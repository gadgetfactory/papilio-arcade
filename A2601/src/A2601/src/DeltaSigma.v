==> flow/design.v <==
`timescale 100 ps / 10 ps
module dac(DACout, DACin, Clk, Reset);
output DACout;  
reg DACout;  
input [4:0] DACin;  
input Clk;
input Reset;
reg [4+2:0] DeltaAdder;  
reg [4+2:0] SigmaAdder;  
reg [4+2:0] SigmaLatch;  
reg [4+2:0] DeltaB;  
always @(SigmaLatch) DeltaB = {SigmaLatch[4+2], SigmaLatch[4+2]} << (4+1);
always @(DACin or DeltaB) DeltaAdder = DACin + DeltaB;
always @(DeltaAdder or SigmaLatch) SigmaAdder = DeltaAdder + SigmaLatch;
always @(posedge Clk or posedge Reset)
begin
	if(Reset)
	begin
		SigmaLatch <= 1'b1 << (4+1);
		DACout <= 1'b0;
	end
	else
	begin
		SigmaLatch <= SigmaAdder;
		DACout <= SigmaLatch[4+2];
	end
end
endmodule
* From RTL to reports: dac
What the tools print for dac, step after step.
Lines are those of the file above, counted from 1.
Library cell names are shortened.
The mark n/a stands for no value.
- Design top :: dac
- Clock input :: Clk
- Library :: sky130hd
- Corner :: tt_025C_1v80

* Word-level counts
Source: Yosys, flattened and elaborated, memories not mapped. Widths are those after wreduce; folded enables and synchronous resets count as part of the registers. Registers that Yosys merges into a memory's read port (data or address) are not register bits. Print and check cells do not count. Equal cells are merged and count once.
- Add/sub/neg operators :: 2
** Operators by type and width (count)
- 5-bit by 7-bit adder with 7-bit output :: 1
- 7-bit adder :: 1
- Output and inout bits :: 1
- Input bits :: 7
- Cells after elaboration :: 4
- Register bits after elaboration :: 8

* Depth
Longest topological path by Yosys (ltp), each cell counted once; first at word level (registers and memories cut), then after technology mapping (sequential cells cut; the memories' decode and read muxes count).
- Depth after elaboration :: 2
- ABC_AREA :: 0
- Gate-level depth with buffers :: 7
- Gate-level depth less buffers :: 7

* After synthesis
Source: synth_stat.txt of the flow (Yosys; design flattened, memories mapped). It holds for the ABC_AREA given above (unset counts as 0); a run with the other value may have another netlist.
The area totals of this step are shown rounded.
- Buffer cells :: 0
- Mapped area :: 448 µm²
- Area of sequential cells :: 201 µm²
- Cells in the netlist :: 37
- Flip-flop cells :: 8
** Cells by type
- dfrtp_1 :: count 7, area in all 175.168 µm²
- ha_1 :: count 6, area in all 75.072 µm²
- dfstp_2 :: count 1, area in all 26.275 µm²
- xnor2_1 :: count 3, area in all 26.275 µm²
- fa_1 :: count 1, area in all 20.019 µm²
- inv_1 :: count 5, area in all 18.768 µm²
- nor2b_4 :: count 1, area in all 13.763 µm²
- a211oi_2 :: count 1, area in all 12.512 µm²
- a21oi_1 :: count 2, area in all 10.01 µm²
- o21ai_0 :: count 2, area in all 10.01 µm²
- o31a_2 :: count 1, area in all 10.01 µm²
- a21oi_2 :: count 1, area in all 8.758 µm²
- o21ai_2 :: count 1, area in all 8.758 µm²
- a21o_1 :: count 1, area in all 7.507 µm²
- o21a_1 :: count 1, area in all 7.507 µm²
- o21bai_1 :: count 1, area in all 7.507 µm²
- nand2b_1 :: count 1, area in all 6.256 µm²
- nor2_1 :: count 1, area in all 3.754 µm²

* Path before layout
OpenSTA on the mapped netlist: ideal clock, no wires. The path of least setup slack (recovery checks aside). Input and output delay are each 20% of the period. Register names are those of the netlist, which keeps one name where synthesis merged equal registers.
- Path type :: flip-flop to flip-flop
- Start point :: reg SigmaLatch[0]
- End point :: reg SigmaLatch[6]
- Time at the first pin :: 0 ps
- Required time :: 1329 ps
- Buffers on the path :: 0
- Library setup time :: 121 ps
- Delay of the path :: 1459 ps
- Slack :: -10 ps
- Data arrival time :: 1338 ps
- Clock period :: 1450 ps
- Driving pins on the path :: 8
- Synthesis period reached :: 1460 ps
"delay of the path" = arrival - input delay + setup time.
"driving pins on the path": output pins that drive a net of the path, with the launching flip-flop's if there is one; two outputs of one cell count as two.
"synthesis period reached" is the clock period less the worst setup slack; recovery checks do not enter. This is arithmetic on one report: input and output delays are still those of the set period (20% each).
Between the ends stands the longest chain of elaborated cells between them, by number of cells; it is not shown to be the way that was timed. Of several equally long chains one is given.
A line is the first line of the expression or statement that the cell stems from. Yosys adds cells for indexed reads and writes and turns some case tables into memories.
- Path through :: dfrtp_1 -> ha_1 -> inv_1 -> fa_1 -> nor2b_4 -> o31a_2 -> o21ai_2 -> nand2b_1
- Cells in the longest elaborated chain :: 1
- Elaborated cells on any way between the ends :: 1
- RTL lines with such cells :: 1
- Classes of those cells :: add/sub (1)
** RTL lines, path post-synthesis
- start: declaration :: line 10 : reg [4+2:0] SigmaLatch;
- start: assignment :: line 19 : SigmaLatch <= 1'b1 << (4+1);
- start: assignment :: line 24 : SigmaLatch <= SigmaAdder;
- 7-bit adder :: line 14 : always @(DeltaAdder or SigmaLatch) SigmaAdder = DeltaAdder + SigmaLatch;
- end: assignment :: line 19
- end: assignment :: line 24
- end: declaration :: line 10

* Worst path after layout
From the final timing report of run 2: the path of least setup slack in the routed layout; clock arrival at registers is part of the times.
The path's times are printed in steps of 10 ps; the period is the one set.
- Path type :: input port to flip-flop
- Start point :: in DACin[0]
- End point :: reg SigmaLatch[6]
- Data arrival time :: 1840 ps
- Time at the first pin :: 330 ps
- Clock period :: 1630 ps
- Buffers on the path :: 1
- Library setup time :: 60 ps
- Driving pins on the path :: 8
- External input delay :: 330 ps
- Slack :: -20 ps
- Required time :: 1820 ps
Between the ends stands the longest chain of elaborated cells between them, by number of cells; it is not shown to be the way that was timed. Of several equally long chains one is given.
- Path through :: clkdlybuf4s50_1 -> ha_1 -> inv_1 -> fa_1 -> nor2b_4 -> o31a_2 -> o21ai_2 -> nand2b_1
- Cells in the longest elaborated chain :: 2
- Elaborated cells on any way between the ends :: 2
- RTL lines with such cells :: 2
- Classes of those cells :: add/sub (2)
** RTL lines, path after layout
- start: declaration :: line 5 : input [4:0] DACin;
- 5-bit by 7-bit adder with 7-bit output :: line 13 : always @(DACin or DeltaB) DeltaAdder = DACin + DeltaB;
- 7-bit adder :: line 14 : always @(DeltaAdder or SigmaLatch) SigmaAdder = DeltaAdder + SigmaLatch;
- end: assignment :: line 19 : SigmaLatch <= 1'b1 << (4+1);
- end: assignment :: line 24 : SigmaLatch <= SigmaAdder;
- end: declaration :: line 10 : reg [4+2:0] SigmaLatch;

Subject: flow runs of dac

Hi,

Top module dac; platform sky130hd; tools Yosys and OpenROAD; 2 stored runs in no particular order. Input and output delays are each 20% of the period that was set; the output load is 0.01 pF.
"worst setup path time" is the time allowed to the run's worst setup path (the clock period less input and output delay, where it has them) less its slack. Clock arrival times count: a late capture clock shortens it, a late launch clock lengthens it.
"overall power" is the tool's figure for a default switching activity; nothing was simulated.
"worst setup path time" is known to 10 ps.
Values from the reports are rounded here.

* Run 1
** Files
==> flow/run.sh <==
#!/bin/bash
# the make line also repeats the synthesis and layout settings of config.mk as NAME=value (left out here)
make -C /OpenROAD-flow-scripts/flow DESIGN_CONFIG=/design/flow/config.mk WORK_HOME=/design/flow/orfs CLKGATE_MAP_FILE= finish
==> flow/config.mk <==
export PLATFORM = sky130hd
export DESIGN_NAME = dac
export DESIGN_NICKNAME = dac
export VERILOG_FILES = /design/flow/design.v
export SDC_FILE = /design/flow/constraint.sdc
export NUM_CORES = 4
export LEC_CHECK = 0
export CAP_MARGIN = 20
export CORE_MARGIN = 2
export CORE_UTILIZATION = 71
export CTS_CLUSTER_DIAMETER = 204
export GPL_ROUTABILITY_DRIVEN = 0
export PLACE_DENSITY_LB_ADDON = 0.16
export SETUP_SLACK_MARGIN = 0.3
export SLEW_MARGIN = 15
export TNS_END_PERCENT = 85
==> flow/constraint.sdc <==
create_clock -name core_clock -period 1.14 [get_ports {Clk}]
set_input_delay 0.2280 -clock core_clock [delete_from_list [all_inputs] [get_ports {Clk}]]
set_output_delay 0.2280 -clock core_clock [all_outputs]
set_load 0.01 [all_outputs]
** Results
Unfinished; error PDN-0185 in floorplanning.

* Run 2
** Files
==> flow/run.sh <==
#!/bin/bash
# the make line also repeats the synthesis and layout settings of config.mk as NAME=value (left out here)
make -C /OpenROAD-flow-scripts/flow DESIGN_CONFIG=/design/flow/config.mk WORK_HOME=/design/flow/orfs CLKGATE_MAP_FILE= finish
==> flow/config.mk <==
export PLATFORM = sky130hd
export DESIGN_NAME = dac
export DESIGN_NICKNAME = dac
export VERILOG_FILES = /design/flow/design.v
export SDC_FILE = /design/flow/constraint.sdc
export NUM_CORES = 4
export LEC_CHECK = 0
export CAP_MARGIN = 20
export CORE_MARGIN = 2
export CORE_UTILIZATION = 40
export SETUP_SLACK_MARGIN = -0.15
export SLEW_MARGIN = 20
==> flow/constraint.sdc <==
create_clock -name core_clock -period 1.63 [get_ports {Clk}]
set_input_delay 0.3260 -clock core_clock [delete_from_list [all_inputs] [get_ports {Clk}]]
set_output_delay 0.3260 -clock core_clock [all_outputs]
set_load 0.01 [all_outputs]
** Results
- Worst setup slack after layout :: -20 ps
- Overall power :: 1140 uW
- Chip area after synthesis (Yosys) :: 448 µm²
- Utilization after layout :: 55.4 %
- Worst setup path time :: 1320 ps
- Worst path kind :: input port to flip-flop
- Standard-cell area after layout :: 599 µm²
- Area of the die :: 1400 µm²

Regards
